==> flow/design.v <==
module col_decoder (
    input [2:0] addr,
    output [7:0] col_sel
);
    assign col_sel = 8'b1 << addr;
endmodule
module mux8to1 (
    input [7:0] din,   
    input [2:0] sel,   
    output dout
);
    assign dout = din[sel];   
endmodule
module row_decoder (
    input [3:0] addr,
    output [15:0] row_sel
);
    assign row_sel = 16'b1 << addr;
endmodule
module sense_amp (
  input  bitline_in,
  output dout
);
  assign dout = bitline_in;  
endmodule
module sram16x8 (
    input clk,
    input rst_n,      
    input we_n,       
    input [6:0] addr,  
    input  din,        
    output dout        
);
    wire [3:0] row_addr = addr[6:3];  
    wire [2:0] col_addr = addr[2:0];  
    wire [15:0] row_sel;
    wire [7:0] col_sel;
    row_decoder u_row_dec (.addr(row_addr), .row_sel(row_sel));
    col_decoder u_col_dec (.addr(col_addr), .col_sel(col_sel));
    reg [7:0] mem [0:15];
    integer i;
    initial begin
        for (i = 0; i < 16; i = i + 1) mem[i] = 8'h00;  
    end
    always @(posedge clk) begin
        if (!rst_n) begin
            for (i = 0; i < 16; i = i + 1) mem[i] <= 8'h00;
        end
    end
    wire do_write;
    wire data_bit;
    write_driver #(.Rows(16), .Cols(8)) u_wdrv (
        .we_n(we_n),
        .row_sel(row_sel),
        .col_sel(col_sel),
        .din(din),
        .do_write(do_write),
        .data_bit(data_bit)
  );
    always @(posedge clk) begin
        if (rst_n && do_write) begin
            mem[row_addr][col_addr] <= data_bit;
        end
    end
    wire [7:0] selected_row = mem[row_addr];
    wire mux_out;
    mux8to1 u_mux (.din(selected_row), .sel(col_addr), .dout(mux_out));
    wire sa_out;
    sense_amp u_sa (.bitline_in(mux_out), .dout(sa_out));
    reg dout_r;
    always @(posedge clk) begin
        if (!rst_n) dout_r <= 1'b0;
        else dout_r <= sa_out;  
    end
    assign dout = dout_r;
endmodule
module write_driver #(
  parameter Rows = 16,  
  parameter Cols = 8    
)
(
  input we_n,        
  input [Rows-1:0]  row_sel,     
  input [Cols-1:0]  col_sel,     
  input  din,                    
  output do_write,    
  output data_bit      
);
  assign do_write = (~we_n) & (|row_sel) & (|col_sel);
  assign data_bit = din;
endmodule
## From RTL to reports: sram16x8

What the tools print for sram16x8, step after step.
Lines are those of the file above, counted from 1.
Operators carry their Yosys type and port widths (W data, S select, Z words).
Cell names lack the library's common part.
A cell with n/a has no value.

| set-up | value |
|---|---|
| top module | sram16x8 |
| clock port | clk |
| standard-cell library | sky130hd |
| timing corner | tt_025C_1v80 |

## After elaboration

Counts by Yosys on the flattened word-level netlist (proc, flatten, opt, wreduce; memories kept). Register bits leave out memories and registers merged into their read ports (data or address); mux counts leave out enables and synchronous resets folded into registers. Print and check cells are left out. Cells with the same type and inputs are merged into one.
Yosys's memory passes give these memory sizes; they may raise the number of words (mostly to a power of two), join words into wider ones and drop unused or constant bits.

| bit counts | value |
|---|---|
| memories | 1 |
| bits in writable memories | 128 |
| output and inout bits | 1 |
| elaborated cells | 16 |
| bits of input ports | 11 |
| bits in registers | 1 |

| cells by class | value |
|---|---|
| shift-type cells | 4 |
| reductions and logical operators | 3 |
| bitwise logic cells | 3 |
| mux-type cells | 4 |

Memory list:

| name | words | width | RTL line | RTL |
|---|---|---|---|---|
| mem | 16 | 8 | 40 | `reg [7:0] mem [0:15];` |

Operators with widths:

| kind | number |
|---|---|
| $shl A1 B4 Y16 const A | 1 |
| $reduce_or A16 Y1 | 1 |
| $mux W8 | 2 |
| $shl A1 B3 Y8 | 1 |
| $shl A1 B3 Y8 const A | 1 |
| $shiftx A8 B3 Y1 | 1 |
| $reduce_or A8 Y1 | 1 |
| $mux W4 | 1 |
| $and A1 B1 Y1 | 2 |
| $logic_and A1 B1 Y1 | 1 |
| $not A1 Y1 | 1 |
| $mux W1 | 1 |

## Longest topological paths

Depth = most cells in a row (Yosys ltp): at word level without a register or memory, in the mapped netlist without a sequential cell, where the memories' decode and read muxes count.

| depth | value |
|---|---|
| word-level depth | 6 |
| ABC_AREA | 0 |
| mapped depth | 9 |
| mapped depth without buffers | 6 |

## Netlist

Yosys stat after the flow's synthesis: flattened, memories mapped to cells. It holds for the ABC_AREA given above (unset counts as 0); a run with the other value may have another netlist.
The area totals of this step are shown rounded.

Cell types:

| type | number | area in all (um^2) |
|---|---|---|
| dfxtp_1 | 129 | 2.58E+03 |
| a21oi_1 | 130 | 650.624 |
| o21ai_0 | 130 | 650.624 |
| nor2_1 | 147 | 551.779 |
| mux4_2 | 17 | 382.867 |
| mux4_1 | 14 | 367.853 |
| clkbuf_1 | 33 | 123.869 |
| nand2_1 | 29 | 108.854 |
| a22oi_1 | 7 | 52.55 |
| buf_2 | 10 | 50.048 |
| mux2_2 | 4 | 45.043 |
| nand3_1 | 9 | 45.043 |
| nand2b_1 | 7 | 43.792 |
| nor2b_1 | 6 | 37.536 |
| nor3_1 | 7 | 35.034 |
| buf_6 | 2 | 22.522 |
| mux2i_1 | 2 | 20.019 |
| nor3_2 | 2 | 20.019 |

Other cell types: 19; their cells: 23.

| synthesis totals | value |
|---|---|
| sequential area | 0.00258 mm^2 |
| standard cells after synthesis | 708 |
| mapped flip-flops | 129 |
| chip area (Yosys) | 0.00597 mm^2 |
| buffer cells | 50 |

The figures by module come from a second, unflattened synthesis with its own total; it is not the netlist above.

| second synthesis, totals | value |
|---|---|
| cell total of the unflattened synthesis | 619 |
| area total of the unflattened synthesis | 0.00667 mm^2 |

Rows give one instance, submodules left out.

Modules:

| module | area (mm^2) | times used | seq. area (mm^2) | cells |
|---|---|---|---|---|
| sram16x8 | 0.00619 | 1 | 0.00258 | 578 |
| row_decoder | 0.000277 | 1 | 0 | 20 |
| col_decoder | 0.0000651 | 1 | 0 | 8 |
| mux8to1 | 0.0000638 | 1 | 0 | 3 |
| write_driver | 0.0000613 | 1 | 0 | 9 |
| sense_amp | 0.0000075 | 1 | 0 | 1 |

## Worst setup path after synthesis

OpenSTA on the mapped netlist: ideal clock, no wires. The path of least setup slack (recovery checks aside). Input and output delay are each 20% of the period. Register names are those of the netlist, which keeps one name where synthesis merged equal registers.

| path after synthesis | value |
|---|---|
| path type | input port to flip-flop |
| start point | input port addr[4] |
| end point | register dout_r |
| data required time | 4394 ps |
| buffers on the path | 1 |
| data arrival time | 2324 ps |
| path delay | 1538 ps |
| period | 4510 ps |
| setup time | 116 ps |
| input delay | 902 ps |
| path slack | 2070 ps |
| launch time at the first pin | 902 ps |
| stages on the path | 6 |
| period reached after synthesis | 2440 ps |

"path delay" = arrival - input delay + setup time.
"stages on the path" counts driving pins, that of a launching flip-flop among them; a cell with two outputs on the path counts twice.
"period reached after synthesis" is the clock period less the worst setup slack; recovery checks do not enter. This is arithmetic on one report: input and output delays are still those of the set period (20% each).
The rows between start and end are the longest chain of elaborated cells between them; the timing report does not say that the signal goes this way. Where chains are equally long, one stands for them.
A line is the first line of the expression or statement that the cell stems from. Yosys adds cells for indexed reads and writes and turns some case tables into memories.
A memory read counts as a cell of the chain, while the word-level depth stops at memories.

| between the ends, after synthesis | value |
|---|---|
| cell sequence | buf_4 > mux4_2 > mux2_2 > a311oi_1 > nand3_1 > and3_1 |
| cells in the longest elaborated chain | 2 |
| elaborated cells on any way between the ends | 2 |
| RTL lines with such cells | 2 |
| those cells by class | 1 x shift; 1 x memory |

RTL lines, path after synthesis:

| element | RTL line | RTL |
|---|---|---|
| from (decl) | 30 | `input [6:0] addr,` |
| $mem_v2 Z16 W8 | 40 | `reg [7:0] mem [0:15];` |
| $shiftx A8 B3 Y1 | 12 | `assign dout = din[sel];` |
| to (assign) | 72 | `if (!rst_n) dout_r <= 1'b0;` |
| to (assign) | 73 | `else dout_r <= sa_out;` |
| to (decl) | 70 | `reg dout_r;` |

## Worst path after layout

From the final timing report of run 1: the path of least setup slack in the routed layout; clock arrival at registers is part of the times.
The report prints the path's times to 10 ps; the period is as set.

| path after layout | value |
|---|---|
| path type | input port to flip-flop |
| start point | input port addr[3] |
| end point | register dout_r |
| stages on the path | 8 |
| setup time | 110 ps |
| data arrival time | 2780 ps |
| path slack | 710 ps |
| data required time | 3490 ps |
| period | 3180 ps |
| input delay | 640 ps |
| launch time at the first pin | 640 ps |
| buffers on the path | 2 |

The rows between start and end are the longest chain of elaborated cells between them; the timing report does not say that the signal goes this way. Where chains are equally long, one stands for them.
A memory read counts as a cell of the chain, while the word-level depth stops at memories.

| between the ends, after layout | value |
|---|---|
| cell sequence | buf_2 > buf_4 > mux4_2 > a22oi_1 > nand2_1 > a22oi_1 > nand3_1 > and3_1 |
| cells in the longest elaborated chain | 2 |
| elaborated cells on any way between the ends | 2 |
| RTL lines with such cells | 2 |
| those cells by class | 1 x shift; 1 x memory |

RTL lines, path after layout:

| element | RTL line | RTL |
|---|---|---|
| from (decl) | 30 | `input [6:0] addr,` |
| $mem_v2 Z16 W8 | 40 | `reg [7:0] mem [0:15];` |
| $shiftx A8 B3 Y1 | 12 | `assign dout = din[sel];` |
| to (assign) | 72 | `if (!rst_n) dout_r <= 1'b0;` |
| to (assign) | 73 | `else dout_r <= sa_out;` |
| to (decl) | 70 | `reg dout_r;` |

Subject: sram16x8 on sky130hd, stored results

Hello all,

Design sram16x8 on sky130hd. What follows are 2 stored runs of the flow, each under its own settings; their order means nothing. The constraints put input and output delay at 20% of the set period each and load the outputs with 0.01 pF.
"reached clock period": clock period set for the run, less the worst setup slack. It is reckoned from that one timing run; input and output delays stay at 20% of the period that was set.
"total power after layout": no workload was simulated; the value follows from the tool's default switching activity.
Values from the reports are rounded here.
Among the settings, - means not set for that run.

| run | period_ns | CAP_MARGIN | CORE_MARGIN | CORE_UTILIZATION | SLEW_MARGIN | SETUP_SLACK_MARGIN | PLACE_DENSITY_LB_ADDON | CORE_ASPECT_RATIO | CELL_PAD_IN_SITES_GLOBAL_PLACEMENT | TNS_END_PERCENT | GPL_TIMING_DRIVEN | MIN_ROUTING_LAYER | die footprint (mm^2) | worst setup slack after layout (ps) | final utilization (%) | reached clock period (ps) | cell area after synthesis (mm^2) | sum of negative setup slack (ps) | total power after layout (W) | standard-cell area after layout (mm^2) |
|---|---|---|---|---|---|---|---|---|---|---|---|---|---|---|---|---|---|---|---|---|
| run 1 | 3.18 | 20 | 2 | 40 | 20 | - | - | - | - | - | - | - | 0.0159 | 715 | 48.2 | 2465 | 0.00597 | 0 | 0.00377 | 0.00701 |
| run 2 | 3.59 | 20 | 2 | 50 | 40 | 0.41 | 0.22 | 1.43 | 1 | 85 | 0 | met1 | 0.0128 | 837 | 59.8 | 2753 | 0.00597 | 0 | 0.00362 | 0.00693 |

Thanks
